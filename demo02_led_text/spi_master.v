==> flow/design.v <==
module spi_master (
	input wire clk_in,  
	input wire nrst,  
	output reg spi_sck,  
	output reg spi_mosi,  
	input wire spi_miso,  
	output reg spi_csn,  
	input wire [31:0] mosi_data,  
	output reg [31:0] miso_data,  
	input wire [5:0] nbits,  
	input wire request,  
	output reg ready  
);
parameter div_coef = 32'd10000;
reg [31:0] divider;
reg divider_out;
always @(posedge clk_in or negedge nrst) begin
	if (nrst == 1'b0) begin
		divider <= 32'b0;
		divider_out <= 1'b0;
	end else begin
		if (divider != div_coef) begin
			divider <= divider + 1;
			divider_out <= 1'b0;
		end else begin
			divider <= 32'b0;
			divider_out <= 1'b1;
		end
	end
end
localparam 
	STATE_Idle = 4'd0,
	STATE_Run = 4'd1,
	STATE_High = 4'd2,
	STATE_Low = 4'd3,
	STATE_Finish = 4'd4,
	STATE_End = 4'd5;
reg [3:0] state;
reg [31:0] data_in_reg;
reg [5:0] nbits_reg;
reg [5:0] bit_counter;
always @(posedge clk_in or negedge nrst)
	if (nrst == 1'b0) begin
		spi_csn <= 1'b1;
		spi_sck <= 1'b1;
		spi_mosi <= 1'b1;
		ready <= 1'b0;
		miso_data <= 32'b0;
		data_in_reg <= 32'b0;
		nbits_reg <= 6'b0;
		bit_counter <= 6'b0;
		state <= STATE_Idle;
	end else begin
		case (state)
			STATE_Idle: begin
				if (request) begin
					state <= STATE_Run;
					ready <= 1'b0;
					spi_csn <= 1'b0;
					data_in_reg <= mosi_data;
					nbits_reg <= nbits;
					bit_counter <= nbits;
				end
			end
			STATE_Run: begin
				if (nbits_reg == 6'b011111) begin
					state <= STATE_High;
				end else begin
					data_in_reg <= data_in_reg << 1;
					nbits_reg <= nbits_reg + 6'b1;
				end
			end
			STATE_High: if (divider_out) begin
				state <= STATE_Low;
				spi_sck <= 1'b0;
				spi_mosi <= data_in_reg[31];
			end
			STATE_Low: if (divider_out) begin
				if (bit_counter == 6'b0) begin
					state <= STATE_Finish;
				end else begin
					state <= STATE_High;
					bit_counter <= bit_counter - 6'b1;
					data_in_reg <= data_in_reg << 1'b1;  
				end
				spi_sck <= 1'b1;
				miso_data <= {miso_data[30:0], spi_miso};  
			end
			STATE_Finish: if (divider_out) begin
				state <= STATE_End;
				spi_csn <= 1'b1;
				spi_sck <= 1'b1;
				spi_mosi <= 1'b0;
			end
			STATE_End: if (divider_out) begin
				state <= STATE_Idle;
				ready <= 1'b1;
			end
		endcase
	end
endmodule
* Reports on spi_master *
Tool output for the design above, in the order of the flow.
Lines are those of the file above, counted from 1.
Library cell names are shortened.
The mark -- stands for no value.

design
  design top = spi_master
  clock port = clk_in
  cell library = sky130hd
  corner = tt_025C_1v80

* Elaborated design *
Yosys after proc, flatten, opt, wreduce and memory -nomap, before mapping. Memory bits, and registers merged into a memory's read port (data or address), are not among the register bits. Print and check cells are not counted. Equal cells are merged and count once.

storage and ports
  cells after elaboration = 79
  bits of input ports = 42
  output and inout port bits = 36
  bits in registers = 117

cells by class
  add/sub/neg operators = 3
  muxes and demuxes = 29
  reductions and logical operators = 20
  equal/unequal tests = 16

operator list
  operator                                                  number
  two-way mux 32 bit                                        5
  case mux 32 bit (select 3 bit)                            1
  adder 32 x 1 -> 32 bit (second input constant)            1
  inequality test 32 x 14 -> 1 bit (second input constant)  1
  case mux 4 bit (select 6 bit)                             1
  case mux 6 bit (select 2 bit)                             2
  two-way mux 6 bit                                         4
  two-way mux 4 bit                                         6
  inequality test 2 bit (second input constant)             8
  AND reduction 3 bit                                       5
  nonzero test 2 bit                                        5
  == test 4 x 2 -> 1 bit (second input constant)            2
  == test 4 x 3 -> 1 bit (second input constant)            2
  case mux 1 bit (select 2 bit)                             4
  AND reduction 7 bit                                       1
  nonzero test 3 bit                                        2
  adder 6 x 1 -> 6 bit (second input constant)              1
  subtractor 6 x 1 -> 6 bit (second input constant)         1
  == test 6 x 5 -> 1 bit (second input constant)            1
  zero test 6 bit                                           1
  nonzero test 6 bit                                        1
  AND reduction 5 bit                                       1
  two-way mux 1 bit                                         5
  == test 4 x 1 -> 1 bit (second input constant)            1
  zero test 4 bit                                           1
  AND reduction 4 bit                                       1
  two-way mux 3 bit                                         1
  inequality test 2 x 1 -> 1 bit (second input constant)    1

Not listed: further kinds 2, cells in them 2.

* Longest topological paths *
Depth = most cells in a row (Yosys ltp): at word level without a register or memory, in the mapped netlist without a sequential cell, where the memories' decode and read muxes count.

logic depth
  depth in word-level cells = 4
  ABC_AREA = 0
  mapped depth = 7
  gate-level depth less buffers = 6

* Mapped cells and area *
Source: synth_stat.txt of the flow (Yosys; design flattened, memories mapped). It holds for the ABC_AREA given above (unset counts as 0); a run with the other value may have another netlist.

synthesis totals
  cell count = 449
  mapped area = 5564.1 µm²
  sequential part of the area = 2982.9 µm²
  flip-flops = 119
  buffers = 14

cells by type
  cell     number  total area (µm²)
  dfrtp_1  115     2877.76
  mux2_2   90      1.01E+03
  xnor2_1  25      218.96
  dfstp_2  4       105.101
  nand3_1  21      105.101
  nand2_1  27      101.347
  o21ai_0  14      70.067
  nor2_1   18      67.565
  ha_1     5       62.56
  a21oi_1  12      60.058
  inv_1    13      48.797
  mux2_4   3       45.043
  and4_1   5       43.792
  nand4_1  7       43.792
  nand4_4  2       42.541
  nor4_4   2       42.541
  mux2i_1  4       40.038
  nor3_1   7       35.034

Other cell types: 31; their cells: 75.

* Timing after synthesis *
OpenSTA on the mapped netlist: ideal clock, no wires. The path of least setup slack (recovery checks aside). Input and output delay are each 20% of the period. Register names are those of the netlist, which keeps one name where synthesis merged equal registers.

timing path post-synthesis
  kind = reg2reg
  from = reg bit_counter[0]
  to = reg data_in_reg[18]
  library setup time = 0.127 ns
  launch time at the first pin = 0.000 ns
  setup slack = 0.681 ns
  arrival time = 1.692 ns
  stages on the path = 8
  path delay = 1.819 ns
  clock period = 2.5 ns
  path buffers = 1
  data required time = 2.373 ns
  synthesis period reached = 1.819 ns

"path delay" = arrival - input delay + setup time.
"stages on the path": output pins that drive a net of the path, with the launching flip-flop's if there is one; two outputs of one cell count as two.
"synthesis period reached" is the clock period less the worst setup slack; recovery checks do not enter. This is arithmetic on one report: input and output delays are still those of the set period (20% each).
The rows between start and end are the longest chain of elaborated cells between them; the timing report does not say that the signal goes this way. Where chains are equally long, one stands for them.
A line is the first line of the expression or statement that the cell stems from. Yosys adds cells for indexed reads and writes and turns some case tables into memories.
At most two assigning lines are given for a register; there are more.

on the way, post-synthesis
  cells stage by stage = dfrtp_1 > inv_1 > ha_1 > nor2b_1 > a21boi_1 > o2111a_2 > buf_6 > mux2_1
  length of the longest elaborated chain = 4
  elaborated cells between the ends (all ways) = 6
  RTL lines with such cells = 3
  classes of those cells = 1 x eq/ne; 3 x mux; 2 x reduce/logical

ends and longest elaborated chain, post-synthesis
  element                         line  text
  from (decl)                     41    reg [5:0] bit_counter;
  from (assign)                   62    bit_counter <= nbits;
  from (assign)                   83    bit_counter <= bit_counter - 6'b1;
  zero test 6 bit                 79    if (bit_counter == 6'b0) begin
  two-way mux 32 bit              79
  two-way mux 32 bit              78    STATE_Low: if (divider_out) begin
  case mux 32 bit (select 3 bit)  54    case (state)
  to (assign)                     60    data_in_reg <= mosi_data;
  to (assign)                     69    data_in_reg <= data_in_reg << 1;
  to (decl)                       39    reg [31:0] data_in_reg;

* Timing after layout *
From the final timing report of run 1: the path of least setup slack in the routed layout; clock arrival at registers is part of the times.

timing path post-layout
  kind = reg2reg
  from = reg bit_counter[1]
  to = reg data_in_reg[17]
  path buffers = 2
  data required time = 1.86 ns
  setup slack = -0.27 ns
  launch time at the first pin = 0.43 ns
  arrival time = 2.13 ns
  library setup time = 0.11 ns
  stages on the path = 9
  clock period = 1.55 ns

The rows between start and end are the longest chain of elaborated cells between them; the timing report does not say that the signal goes this way. Where chains are equally long, one stands for them.
At most two assigning lines are given for a register; there are more.

on the way, post-layout
  cells stage by stage = dfrtp_1 > inv_2 > ha_4 > nor2b_4 > a21boi_2 > o2111a_2 > buf_6 > buf_12 > mux2_4
  length of the longest elaborated chain = 4
  elaborated cells between the ends (all ways) = 6
  RTL lines with such cells = 3
  classes of those cells = 1 x eq/ne; 3 x mux; 2 x reduce/logical

ends and longest elaborated chain, post-layout
  element                         line  text
  from (decl)                     41    reg [5:0] bit_counter;
  from (assign)                   62    bit_counter <= nbits;
  from (assign)                   83    bit_counter <= bit_counter - 6'b1;
  zero test 6 bit                 79    if (bit_counter == 6'b0) begin
  two-way mux 32 bit              79
  two-way mux 32 bit              78    STATE_Low: if (divider_out) begin
  case mux 32 bit (select 3 bit)  54    case (state)
  to (assign)                     60    data_in_reg <= mosi_data;
  to (assign)                     69    data_in_reg <= data_in_reg << 1;
  to (decl)                       39    reg [31:0] data_in_reg;

## Implementation results

Flow measurements of spi_master on sky130hd: 2 stored runs with different settings, listed in no order. Input and output delays are each 20% of the period that was set; the output load is 0.01 pF.
"achieved clock period (ns)" is the run's clock period less its worst setup slack. It is reckoned from that one timing run; input and output delays stay at 20% of the period that was set.
"worst setup path time (ns)" means the part of the period allowed to the worst setup path (the constraints hold back 20% at inputs and 20% at outputs) less its slack; where the path has registers, the arrival times of their clocks count too.
"finish__power__total" rests on the timing tool's default activity at the inputs, not on a simulated workload.

settings of run 1
{
  "period_ns": 1.55,
  "CORE_UTILIZATION": 15,
  "PLACE_DENSITY_LB_ADDON": 0.0,
  "CELL_PAD_IN_SITES_GLOBAL_PLACEMENT": 2,
  "CAP_MARGIN": 10,
  "SLEW_MARGIN": 25,
  "MIN_ROUTING_LAYER": "met1",
  "MAX_ROUTING_LAYER": "met5",
  "CORE_MARGIN": 2
}
report of run 1
yosys chip area after synthesis (um^2): 5564.1
finish__design__die__area: 38649.6
finish__design__instance__area__stdcell: 8854.7
finish__design__instance__utilization: 0.2419
finish__timing__setup__ws: -0.274
finish__timing__setup__tns: -8.348
finish__timing__hold__ws: 0.311
finish__power__total: 1.172e-02
achieved clock period (ns): 1.824
worst setup path time (ns): 1.82
worst setup path kind: reg2reg

settings of run 2
{
  "period_ns": 1.88,
  "CORE_UTILIZATION": 48,
  "CAP_MARGIN": 20,
  "CORE_MARGIN": 2,
  "SLEW_MARGIN": 20
}
report of run 2
yosys chip area after synthesis (um^2): 5564.1
finish__design__die__area: 12469.1
finish__design__instance__area__stdcell: 7572.3
finish__design__instance__utilization: 0.6660
finish__timing__setup__ws: 0.045
finish__timing__setup__tns: 0.000
finish__timing__hold__ws: 0.440
finish__power__total: 9.174e-03
achieved clock period (ns): 1.835
worst setup path time (ns): 1.83
worst setup path kind: reg2reg
