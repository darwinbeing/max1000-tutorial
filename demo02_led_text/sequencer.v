==> flow/design.v <==
module sequencer (
	input wire clk_in,
	input wire nrst,
	output reg [31:0] spi_mosi_data,
	input wire [31:0] spi_miso_data,
	output reg [5:0] spi_nbits,
	output reg spi_request,
	input  wire spi_ready,
	output reg [7:0] led_out,  
	output reg direction
);
localparam 
	STATE_Whoami = 4'd0,
	STATE_Whoami_Wait = 4'd1,
	STATE_Init = 4'd2,
	STATE_Init_Wait = 4'd3,
	STATE_Init1 = 4'd4,
	STATE_Init1_Wait = 4'd5,
	STATE_Init2 = 4'd6,
	STATE_Init2_Wait = 4'd7,
	STATE_Read = 4'd8,
	STATE_Read_Wait = 4'd9,
	STATE_Compare = 4'd10;
reg [3:0] state;
reg signed [7:0] saved_acc;
always @(posedge clk_in or negedge nrst)
	if (nrst == 1'b0) begin		
		state <= 4'b0;
		spi_mosi_data <= 32'b0;
		spi_nbits <= 6'b0;
		spi_request <= 1'b0;
		led_out <= 8'b0;
		direction <= 1'b0;
		saved_acc <= 8'b0;
	end else begin
		case (state)
			STATE_Whoami: begin
				state <= STATE_Whoami_Wait;
				spi_request <= 1'b1;
				spi_nbits <= 6'd15;
				spi_mosi_data <= 31'b10001111_00000000;
			end
			STATE_Whoami_Wait: begin
				if (spi_ready) begin
					state <= STATE_Init;
					led_out <= spi_miso_data[7:0];
				end 
				spi_request <= 1'b0;
			end
			STATE_Init: begin
				state <= STATE_Init_Wait;
				spi_request <= 1'b1;
				spi_nbits <= 6'd15;
				spi_mosi_data <= 31'b00100000_01110111;
			end
			STATE_Init_Wait: begin
				if (spi_ready) begin
					state <= STATE_Init1;
				end 
				spi_request <= 1'b0;
			end
			STATE_Init1: begin
				state <= STATE_Init1_Wait;
				spi_request <= 1'b1;
				spi_nbits <= 6'd15;
				spi_mosi_data <= 31'b00011111_11000000;
			end
			STATE_Init1_Wait: begin
				if (spi_ready) begin
					state <= STATE_Init2;
				end 
				spi_request <= 1'b0;
			end
			STATE_Init2: begin
				state <= STATE_Init2_Wait;
				spi_request <= 1'b1;
				spi_nbits <= 6'd15;
				spi_mosi_data <= 31'b00100011_10001000;
			end
			STATE_Init2_Wait: begin
				if (spi_ready) begin
					state <= STATE_Read;
				end 
				spi_request <= 1'b0;
			end
			STATE_Read: begin
				state <= STATE_Read_Wait;
				spi_request <= 1'b1;
				spi_nbits <= 6'd23;
				spi_mosi_data <= 31'b11101000_00000000_00000000;
			end
			STATE_Read_Wait: begin
				if (spi_ready) begin
					state <= STATE_Compare;
					saved_acc <= spi_miso_data[7:0];
				end 
				spi_request <= 1'b0;
			end
			STATE_Compare: begin
				state <= STATE_Read;
				if (saved_acc < -8'Sb0010_0000) begin
					led_out <= 8'b1110_0000;
					direction <= 1'b0;
				end else if (saved_acc >  8'Sb0010_0000) begin
					led_out <= 8'b0000_0111;
					direction <= 1'b1;
				end else begin
					led_out <= 8'b0001_1000;
				end
			end
		endcase
	end
endmodule
Tool chain data of sequencer
The steps from the RTL of sequencer to its reports follow in flow order.
Line numbers count from 1 in the design file above.
Library cell names are shortened.
{ "inputs": {"top": "sequencer", "clock_port": "clk_in", "lib": "sky130hd", "lib_corner": "tt_025C_1v80"} }

Word level
Yosys after proc, flatten, opt, wreduce and memory -nomap, before mapping. Memory bits, and registers merged into a memory's read port (data or address), are not among the register bits. Print and check cells are not counted.
{ "word_totals": {"ff_bits": 60, "output_inout_bits": 48, "elab_cells": 53, "inputBits": 35} }
{ "classes": {"n_reduce_logical": 14, "cmp": 2, "mux": 15, "n_eq": 15} }
{ "op_table": {"columns": ["op", "count"], "rows": [
  ["parallel mux 32 bit (select 5 bit)", 1],
  ["parallel mux 4 bit (select 11 bit)", 1],
  ["two-way mux 4 bit", 5],
  ["equality test 4 x 3 -> 1 bit with constant B", 4],
  ["parallel mux 8 bit (select 2 bit)", 1],
  ["two-way mux 8 bit", 2],
  ["equality test 4 bit with constant B", 3],
  ["parallel mux 6 bit (select 2 bit)", 1],
  ["nonzero test 11 bit", 1],
  ["inequality test 2 bit with constant B", 5],
  ["OR reduction 5 bit", 2],
  ["nonzero test 2 bit", 4],
  ["equality test 4 x 2 -> 1 bit with constant B", 2],
  ["< comparator 8 x 6 -> 1 bit with constant B", 1],
  ["greater-than comparator 8 x 7 -> 1 bit with constant B", 1],
  ["AND reduction 2 bit", 3],
  ["AND reduction 6 bit", 1],
  ["nonzero test 5 bit", 1],
  ["two-way mux 5 bit", 1],
  ["equality test 4 x 1 -> 1 bit with constant B", 1],
  ["logical NOT 4 bit", 1],
  ["OR reduction 4 bit", 1],
  ["parallel mux 1 bit (select 2 bit)", 1],
  ["two-way mux 1 bit", 2]
]} }

Depth
Depth = most cells in a row (Yosys ltp): at word level without a register or memory, in the mapped netlist without a sequential cell, where the memories' decode and read muxes count.
{ "logic_depth": {"ltp_word": 4, "abc_area": 0, "ltp_mapped": 6, "mapped_depth_nobuf": 5} }

After synthesis
Yosys stat after the flow's synthesis: flattened, memories mapped to cells. It holds for the ABC_AREA given above (unset counts as 0); a run with the other value may have another netlist.
The area totals of this step are shown rounded.
{ "by_type": {"columns": ["cell_type", "count", "type_area_um2"], "rows": [
  ["dfrtp_1", 41, 1.03E+03],
  ["buf_4", 25, 187.68],
  ["a21o_1", 10, 75.072],
  ["nand2_1", 19, 71.318],
  ["a221o_1", 5, 50.048],
  ["mux2_1", 4, 45.043],
  ["mux2_2", 4, 45.043],
  ["o21ai_0", 8, 40.038],
  ["inv_1", 8, 30.029],
  ["dfstp_2", 1, 26.275],
  ["nor4_2", 2, 25.024],
  ["a22oi_1", 3, 22.522],
  ["and2_1", 3, 18.768],
  ["nand2b_1", 3, 18.768],
  ["nor2_1", 5, 18.768],
  ["o22ai_1", 3, 18.768],
  ["a211o_1", 2, 17.517],
  ["buf_2", 3, 15.014]
]} }
Other cell types: 17; their cells: 22.
{ "mapped": {"cell_count": 171, "n_buf": 29, "ffs": 42, "area_um2": 1886} }

Path before layout
OpenSTA on the mapped netlist: ideal clock, no wires. The path of least setup slack (recovery checks aside). Input and output delay are each 20% of the period. Register names are those of the netlist, which keeps one name where synthesis merged equal registers.
{ "synth_path": {"path_type": "register -> register", "start": "register saved_acc[0]", "end": "register direction", "path_slack_ns": 0.159, "required_ns": 1.398, "path_delay_ns": 1.361, "arrival_time_ns": 1.239, "clock_period_ns": 1.52, "stages": 5, "launch_ns": 0.000, "synth_period_reached_ns": 1.361} }
"path_delay_ns" is the arrival time less input delay plus setup time.
"stages": output pins that drive a net of the path, with the launching flip-flop's if there is one; two outputs of one cell count as two.
"synth_period_reached_ns" = period - worst setup slack (recovery checks aside). The figure is calculated, with input and output delays left at 20% of the set period.
Between the ends stands the longest chain of elaborated cells between them, by number of cells; it is not shown to be the way that was timed. Of several equally long chains one is given.
Each line given opens the expression or statement behind the cell; cells for indexed reads and writes are added by Yosys, which also makes memories of some case tables.
At most two assigning lines are given for a register; there are more.
{ "synth_between": {"cell_sequence": "dfrtp_1 or3_4 or3_1 a21oi_1 o21ai_1", "elab_chain_cells": 3, "cells_between": 6, "cone_classes": "compare (2); mux (2); reduce/logical (2)"} }
{ "synth_lines": {"columns": ["item", "line_no", "rtl"], "rows": [
  ["start, declared", 25, "reg signed [7:0] saved_acc;"],
  ["start, assigned", 34, "saved_acc <= 8'b0;"],
  ["start, assigned", 95, "saved_acc <= spi_miso_data[7:0];"],
  ["greater-than comparator 8 x 7 -> 1 bit", 104, "end else if (saved_acc > 8'Sb0010_0000) begin"],
  ["two-way mux 1 bit", 104, null],
  ["two-way mux 1 bit", 101, "if (saved_acc < -8'Sb0010_0000) begin"],
  ["end, assigned", 103, "direction <= 1'b0;"],
  ["end, assigned", 106, "direction <= 1'b1;"],
  ["end, declared", 10, "output reg direction"]
]} }

Path in the finished layout
Path of least setup slack in the final report of flow run 1 (OpenROAD, finished layout, wires in). Where an end is a register, its clock arrival counts in the times.
{ "layout_path": {"path_type": "register -> register", "start": "register saved_acc[0]", "end": "register led_out[0]", "required_ns": 1.32, "arrival_time_ns": 1.66, "launch_ns": 0.29, "path_slack_ns": -0.34, "stages": 5, "clock_period_ns": 1.14} }
Between the ends stands the longest chain of elaborated cells between them, by number of cells; it is not shown to be the way that was timed. Of several equally long chains one is given.
At most two assigning lines are given for a register; there are more.
{ "layout_between": {"cell_sequence": "dfrtp_1 or3_4 nor4_4 nor4_4 a221o_1", "elab_chain_cells": 4, "cells_between": 5, "cone_classes": "compare (2); mux (3)"} }
{ "layout_lines": {"columns": ["item", "line_no", "rtl"], "rows": [
  ["start, declared", 25, "reg signed [7:0] saved_acc;"],
  ["start, assigned", 34, "saved_acc <= 8'b0;"],
  ["start, assigned", 95, "saved_acc <= spi_miso_data[7:0];"],
  ["greater-than comparator 8 x 7 -> 1 bit", 104, "end else if (saved_acc > 8'Sb0010_0000) begin"],
  ["two-way mux 5 bit", 104, null],
  ["two-way mux 8 bit", 101, "if (saved_acc < -8'Sb0010_0000) begin"],
  ["parallel mux 8 bit (select 2 bit)", 36, "case (state)"],
  ["end, assigned", 32, "led_out <= 8'b0;"],
  ["end, assigned", 46, "led_out <= spi_miso_data[7:0];"],
  ["end, declared", 9, "output reg [7:0] led_out,"]
]} }

# Flow runs of sequencer

Top module sequencer; platform sky130hd; tools Yosys and OpenROAD; 2 stored runs in no particular order. Input and output delays are each 20% of the period that was set; the output load is 0.01 pF.
"achievedPeriod_ns" = clock period - worst setup slack. The figure is calculated, with input and output delays left at 20% of the set period.
By "worst_path_allowed_less_slack_ns" is meant the share of the clock period that the worst setup path is allowed (20% is reserved at inputs, 20% at outputs), minus its slack. Clock arrival times at its registers enter into it.
"final_power_uw" is the tool's figure for a default switching activity; nothing was simulated.
Measured values are rounded.
[
  {
    "run": "flow run 1",
    "settings": { "period_ns": 1.14, "CORE_UTILIZATION": 25, "PLACE_DENSITY": 0.67, "CELL_PAD_IN_SITES_GLOBAL_PLACEMENT": 2, "GPL_TIMING_DRIVEN": 0, "CTS_CLUSTER_DIAMETER": 334, "CAP_MARGIN": 35, "MAX_ROUTING_LAYER": "met5", "CORE_MARGIN": 2, "SLEW_MARGIN": 20 },
    "results": { "synthArea_um2": 1886, "achievedPeriod_ns": 1.485, "final_power_uw": 4996, "worst_path_allowed_less_slack_ns": 1.48, "worst_path_kind": "register -> register", "final_setup_tns_ns": -3.064, "layout_stdcell_area_um2": 3007, "design_die_area_um2": 8253, "worstSetupSlack_ns": -0.345, "ws_hold_ns": 0.444, "fin_util_pct": 41.2 }
  },
  {
    "run": "flow run 2",
    "settings": { "period_ns": 1.5, "CORE_UTILIZATION": 63, "PLACE_DENSITY_LB_ADDON": 0.28, "CORE_MARGIN": 7, "CELL_PAD_IN_SITES_GLOBAL_PLACEMENT": 3, "GPL_TIMING_DRIVEN": 1, "SLEW_MARGIN": 40, "MIN_ROUTING_LAYER": "met2", "CAP_MARGIN": 20 },
    "outcome": "no results, placement failed with FLW-0024"
  }
]
