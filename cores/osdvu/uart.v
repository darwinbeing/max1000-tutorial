==> flow/design.v <==
`timescale 1ns / 1ps
 module uart(
    input clk,                   
    input rst,                   
    input rx,                    
    output tx,                   
    input transmit,              
    input [7:0] tx_byte,         
    output received,             
    output [7:0] rx_byte,        
    output wire is_receiving,    
    output wire is_transmitting, 
    output wire recv_error,       
    output reg [3:0] rx_samples,
    output reg [3:0] rx_sample_countdown
);
    parameter baud_rate = 9600;
    parameter sys_clk_freq = 100000000;
    localparam one_baud_cnt = sys_clk_freq / (baud_rate);
    localparam [2:0]     
        RX_IDLE             = 3'd0, 
        RX_CHECK_START      = 3'd1, 
        RX_SAMPLE_BITS      = 3'd2,
        RX_READ_BITS        = 3'd3,      
        RX_CHECK_STOP       = 3'd4, 
        RX_DELAY_RESTART    = 3'd5,
        RX_ERROR            = 3'd6,      
        RX_RECEIVED         = 3'd7; 
    localparam [1:0]     
        TX_IDLE             = 2'd0,
        TX_SENDING          = 2'd1,
        TX_DELAY_RESTART    = 2'd2,
        TX_RECOVER          = 2'd3;
    reg [log2(one_baud_cnt * 16)-1:0] rx_clk;
    reg [log2(one_baud_cnt)-1:0] tx_clk;
    reg [2:0] recv_state = RX_IDLE;
    reg [3:0] rx_bits_remaining;
    reg [7:0] rx_data;
    reg tx_out = 1'b1;
    reg [1:0] tx_state = TX_IDLE;
    reg [3:0] tx_bits_remaining;
    reg [7:0] tx_data;
    assign received = recv_state == RX_RECEIVED;
    assign recv_error = recv_state == RX_ERROR;
    assign is_receiving = recv_state != RX_IDLE;
    assign rx_byte = rx_data;
    assign tx = tx_out;
    assign is_transmitting = tx_state != TX_IDLE;
    function integer log2(input integer M);
        integer i;
    begin
        log2 = 1;
        for (i = 0; 2**i <= M; i = i + 1)
            log2 = i + 1;
    end endfunction
    always @(posedge clk) begin
        if (rst) begin
            recv_state <= RX_IDLE;
            tx_state = TX_IDLE;
        end
        if(rx_clk) begin
            rx_clk <= rx_clk - 1'd1;
        end
        if(tx_clk) begin
            tx_clk <= tx_clk - 1'd1;
        end
        case (recv_state)
            RX_IDLE: begin
                if (!rx) begin
                    rx_clk <= one_baud_cnt / 2;
                    recv_state <= RX_CHECK_START;
                end
            end
            RX_CHECK_START: begin
                if (!rx_clk) begin
                    if (!rx) begin
                        rx_clk <= (one_baud_cnt / 2) + (one_baud_cnt * 3) / 8; 
                        rx_bits_remaining <= 8;  
                        recv_state <= RX_SAMPLE_BITS;
                        rx_samples <= 0;
                        rx_sample_countdown <= 5;
                    end else begin
                        recv_state <= RX_ERROR;
                    end
                end
            end
            RX_SAMPLE_BITS: begin
                if (!rx_clk) begin
                    if (rx) begin
                        rx_samples <=  rx_samples + 1'd1;
                    end
                    rx_clk <= one_baud_cnt / 8;
                    rx_sample_countdown <= rx_sample_countdown -1'd1;
                    recv_state <= rx_sample_countdown==1 ? RX_READ_BITS : RX_SAMPLE_BITS;
                end
            end 
            RX_READ_BITS: begin
                if (!rx_clk) begin
                    if (rx_samples > 3) begin
                        rx_data <= {1'd1, rx_data[7:1]};
                    end else begin
                        rx_data <= {1'd0, rx_data[7:1]};
                    end
                    rx_clk <= (one_baud_cnt * 3) / 8;
                    rx_samples <= 0;
                    rx_sample_countdown = 5;
                    rx_bits_remaining <= rx_bits_remaining - 1'd1;
                    if(rx_bits_remaining!=1)begin
                        recv_state <= RX_SAMPLE_BITS;
                    end else begin
                        recv_state <= RX_CHECK_STOP;
                        rx_clk <= one_baud_cnt / 2;
                    end
                end
            end
            RX_CHECK_STOP: begin
                if (!rx_clk) begin
                    recv_state <= rx ? RX_RECEIVED : RX_ERROR;
                end
            end
            RX_ERROR: begin
                rx_clk <= 8 * sys_clk_freq / (baud_rate);
                recv_state <= RX_DELAY_RESTART;
            end
            RX_DELAY_RESTART: begin
                recv_state <= rx_clk ? RX_DELAY_RESTART : RX_IDLE;
            end
            RX_RECEIVED: begin
                recv_state <= RX_IDLE;
            end
        endcase
        case (tx_state)
            TX_IDLE: begin
                if (transmit) begin
                    tx_data <= tx_byte;
                    tx_clk <= one_baud_cnt;
                    tx_out <= 0;
                    tx_bits_remaining <= 8;
                    tx_state <= TX_SENDING;
                end
            end
            TX_SENDING: begin
                if (!tx_clk) begin
                    if (tx_bits_remaining) begin
                        tx_bits_remaining <= tx_bits_remaining - 1'd1;
                        tx_out <= tx_data[0];
                        tx_data <= {1'b0, tx_data[7:1]};
                        tx_clk <= one_baud_cnt;
                        tx_state <= TX_SENDING;
                    end else begin
                        tx_out <= 1;
                        tx_clk <= 16 * one_baud_cnt; 
                        tx_state <= TX_DELAY_RESTART;
                    end
                end
            end
            TX_DELAY_RESTART: begin
                tx_state <= tx_clk ? TX_DELAY_RESTART : TX_RECOVER; 
            end
            TX_RECOVER: begin
                tx_state <= transmit ? TX_RECOVER : TX_IDLE;
            end
        endcase
    end
endmodule
From RTL to reports: uart. What the tools print for uart, step after step. Line numbers count from 1 in the design file above. Operators: Yosys type, input widths -> output width; for muxes data width and select width s. A cell with - has no value.

Design top: uart. Clock input: clk. Cell library: sky130hd. Library corner: tt_025C_1v80.

After elaboration. Source: Yosys, flattened and elaborated, memories not mapped. Widths are those after wreduce. Registers that Yosys merges into a memory's read port (data or address) are not register bits. Print and check cells do not count. Equal cells are merged and count once.

Under bits in registers stands 70. The figure for bits of input ports is 12. The entry for word-level cells reads 118. Under output and inout port bits stands 21.

The figure for add/subtract/negate cells is 6. Equal/unequal tests: 20. For reduce/logical cells the number is 19. The figure for multiplexer cells is 60. For $lt $le $gt $ge the number is 1. For bitwise operators the number is 1.

Operator list (count): $mux 18 (6); $pmux 18 s5 (1); $mux 4 (15); $mux 14 (4); $mux 8 (4); $pmux 14 s2 (1); $mux 3 (9); $pmux 3 s8 (1); $pmux 4 s3 (2); $sub 18x1->18 const B (1); $logic_not 18->1 (1); $reduce_bool 18->1 (1); $ne 2x2->1 const B (8); $pmux 8 s2 (1); $pmux 4 s2 (2); $sub 14x1->14 const B (1); $logic_not 14->1 (1); $reduce_bool 14->1 (1); $mux 13 (1); $eq 3x3->1 const B (4); $sub 4x1->4 const B (3); $mux 2 (5); $reduce_and 4->1 (2); $pmux 2 s4 (1); $reduce_bool 2->1 (3); $eq 3x2->1 const B (2); $reduce_bool 3->1 (2); $reduce_and 6->1 (1).

Other operator kinds: 17; their cells: 23.

Depth. Longest topological path by Yosys (ltp), each cell counted once; first at word level (registers and memories cut), then after technology mapping (sequential cells cut; the memories' decode and read muxes count).

For word-level depth the number is 5. The entry for ABC_AREA reads 0. Under gate-level depth with buffers stands 13. The entry for mapped depth without buffers reads 10.

Netlist. Yosys stat after the flow's synthesis: flattened, memories mapped to cells. It holds for the ABC_AREA given above (unset counts as 0); a run with the other value may have another netlist. The area totals of this step are shown rounded.

Under sequential area stands 1730 sq um. Under buffers stands 17. The entry for flip-flop cells reads 70. The figure for synthesis area is 3690 sq um. Under mapped cells stands 406.

Cell types: sky130_fd_sc_hd__edfxtp_1 (count 33, total area 990.95 sq um); sky130_fd_sc_hd__dfxtp_1 (count 37, total area 740.71 sq um); sky130_fd_sc_hd__nand2_1 (count 52, total area 195.187 sq um); sky130_fd_sc_hd__nor2_1 (count 46, total area 172.666 sq um); sky130_fd_sc_hd__ha_1 (count 10, total area 125.12 sq um); sky130_fd_sc_hd__xnor2_1 (count 14, total area 122.618 sq um); sky130_fd_sc_hd__a21oi_1 (count 19, total area 95.091 sq um); sky130_fd_sc_hd__nor3_1 (count 19, total area 95.091 sq um); sky130_fd_sc_hd__o21ai_0 (count 17, total area 85.082 sq um); sky130_fd_sc_hd__xor2_1 (count 9, total area 78.826 sq um); sky130_fd_sc_hd__nand3_1 (count 13, total area 65.062 sq um); sky130_fd_sc_hd__inv_1 (count 17, total area 63.811 sq um); sky130_fd_sc_hd__nor4_1 (count 10, total area 62.56 sq um); sky130_fd_sc_hd__nand2b_1 (count 9, total area 56.304 sq um); sky130_fd_sc_hd__mux2i_1 (count 5, total area 50.048 sq um); sky130_fd_sc_hd__clkbuf_1 (count 13, total area 48.797 sq um); sky130_fd_sc_hd__or3_1 (count 7, total area 43.792 sq um); sky130_fd_sc_hd__a31oi_1 (count 5, total area 31.28 sq um).

Other cell types: 41; their cells: 71.

Worst setup path after synthesis. Path of least setup slack by OpenSTA after synthesis, without wires, with an ideal clock, recovery checks aside; 20% of the period is set as input and as output delay. Where synthesis merged equal registers, the netlist keeps one of their names.

Path kind: reg-to-reg. Start point: register rx_clk[0]. End point: register rx_clk[0]. Stages: 13. For clock period the number is 4.04 ns. Buffers on the path: 3. Under slack stands 1.346 ns. Under required time stands 3.976 ns. Data arrival time: 2.630 ns. Setup time: 0.064 ns. The entry for time at the first pin reads 0.000 ns. The entry for path delay reads 2.694 ns. Period reached after synthesis: 2.694 ns.

"path delay" = arrival - input delay + setup time. "stages": output pins that drive a net of the path, with the launching flip-flop's if there is one; two outputs of one cell count as two. "period reached after synthesis" = period - worst setup slack (recovery checks aside). The figure is calculated, with input and output delays left at 20% of the set period. The rows between start and end are the longest chain of elaborated cells between them; the timing report does not say that the signal goes this way. Where chains are equally long, one stands for them. A line is the first line of the expression or statement that the cell stems from. Yosys adds cells for indexed reads and writes and turns some case tables into memories. At most two assigning lines are given for a register; there are more.

Path through: sky130_fd_sc_hd__dfxtp_1 > sky130_fd_sc_hd__inv_1 > sky130_fd_sc_hd__ha_1 > sky130_fd_sc_hd__or3b_2 > sky130_fd_sc_hd__clkbuf_1 > sky130_fd_sc_hd__or2_1 > sky130_fd_sc_hd__buf_6 > sky130_fd_sc_hd__nor2_8 > sky130_fd_sc_hd__inv_4 > sky130_fd_sc_hd__clkbuf_1 > sky130_fd_sc_hd__ha_1 > sky130_fd_sc_hd__a2111o_1 > sky130_fd_sc_hd__nand4_1. Length of the longest elaborated chain: 5. Under elaborated cells between the ends (all ways) stands 10. Classes of those cells: 1 x add/sub; 7 x mux; 2 x reduce/logical.

Ends and longest elaborated chain, post-synthesis: start: declaration (RTL line 34) `reg [log2(one_baud_cnt * 16)-1:0] rx_clk;`; start: assignment (RTL line 62) `rx_clk <= rx_clk - 1'd1;`; start: assignment (RTL line 70) `rx_clk <= one_baud_cnt / 2;`; $sub 18x1->18 (RTL line 62); $mux 18 (RTL line 61) `if(rx_clk) begin`; $mux 18 (RTL line 76) `if (!rx) begin`; $mux 18 (RTL line 75) `if (!rx_clk) begin`; $pmux 18 s5 (RTL line 67) `case (recv_state)`; end: assignment (RTL line 62); end: assignment (RTL line 70); end: declaration (RTL line 34).

Timing after layout. Path of least setup slack in the final report of run A (OpenROAD, finished layout, wires in). Where an end is a register, its clock arrival counts in the times.

Path kind: reg-to-reg. Start point: register rx_clk[0]. End point: register rx_clk[0]. Under slack stands -0.51 ns. Setup time: 0.11 ns. Data arrival time: 2.58 ns. Under required time stands 2.08 ns. Buffers on the path: 3. The entry for time at the first pin reads 0.35 ns. Stages: 14. For clock period the number is 1.84 ns.

The rows between start and end are the longest chain of elaborated cells between them; the timing report does not say that the signal goes this way. Where chains are equally long, one stands for them. At most two assigning lines are given for a register; there are more.

Path through: sky130_fd_sc_hd__dfxtp_2 > sky130_fd_sc_hd__inv_2 > sky130_fd_sc_hd__ha_4 > sky130_fd_sc_hd__or3b_4 > sky130_fd_sc_hd__buf_8 > sky130_fd_sc_hd__or2_4 > sky130_fd_sc_hd__buf_6 > sky130_fd_sc_hd__nor2_8 > sky130_fd_sc_hd__inv_6 > sky130_fd_sc_hd__clkbuf_16 > sky130_fd_sc_hd__ha_4 > sky130_fd_sc_hd__nand2_2 > sky130_fd_sc_hd__a22oi_2 > sky130_fd_sc_hd__nand4_1. Length of the longest elaborated chain: 5. Under elaborated cells between the ends (all ways) stands 10. Classes of those cells: 1 x add/sub; 7 x mux; 2 x reduce/logical.

Ends and longest elaborated chain, after layout: start: declaration (RTL line 34) `reg [log2(one_baud_cnt * 16)-1:0] rx_clk;`; start: assignment (RTL line 62) `rx_clk <= rx_clk - 1'd1;`; start: assignment (RTL line 70) `rx_clk <= one_baud_cnt / 2;`; $sub 18x1->18 (RTL line 62); $mux 18 (RTL line 61) `if(rx_clk) begin`; $mux 18 (RTL line 76) `if (!rx) begin`; $mux 18 (RTL line 75) `if (!rx_clk) begin`; $pmux 18 s5 (RTL line 67) `case (recv_state)`; end: assignment (RTL line 62); end: assignment (RTL line 70); end: declaration (RTL line 34).

==> results <==
Flow measurements of uart on sky130hd: 2 stored runs with different settings, listed in no order. Input and output delays are each 20% of the period that was set; the output load is 0.01 pF. "clock period achieved" is the run's clock period less its worst setup slack. It is reckoned from that one timing run; input and output delays stay at 20% of the period that was set. "worst setup path time" = time allowed to the worst setup path (clock period - input delay - output delay, where it has them) - its slack; a late launch clock adds to it, a late capture clock takes from it. "total power of the final layout" rests on the timing tool's default activity at the inputs, not on a simulated workload. The results are shown rounded.

Run A has these settings: period_ns 1.84; CORE_UTILIZATION 51; SETUP_SLACK_MARGIN 0.21; GPL_TIMING_DRIVEN 0; GPL_ROUTABILITY_DRIVEN 0; SLEW_MARGIN 20; CAP_MARGIN 20; CORE_MARGIN 2. The die size stands at 7930 sq um. The final design utilization comes to 0.769. The measured area of the standard cells in the finished layout is 5490 sq um. For the worst hold slack the run shows 0.348 ns. The setup slack of the worst path is -0.506 ns. The measured setup TNS is -17.8 ns. The total power of the final layout stands at 4890 µW. The mapped cell area after synthesis stands at 3690 sq um. The worst setup path time reads 2.35 ns. Type of the worst setup path: reg-to-reg. The clock period achieved stands at 2.346 ns.

Run B has these settings: period_ns 3.14; SETUP_SLACK_MARGIN 0.5; CAP_MARGIN 20; CORE_MARGIN 2; CORE_UTILIZATION 40; SLEW_MARGIN 20. The die size stands at 10000 sq um. The final design utilization comes to 0.477. The measured area of the standard cells in the finished layout is 4350 sq um. For the worst hold slack the run shows 0.454 ns. The setup slack of the worst path is 0.644 ns. The measured setup TNS is 0.000 ns. The total power of the final layout stands at 2170 µW. The mapped cell area after synthesis stands at 3690 sq um. The worst setup path time reads 2.50 ns. Type of the worst setup path: reg-to-reg. The clock period achieved stands at 2.496 ns.
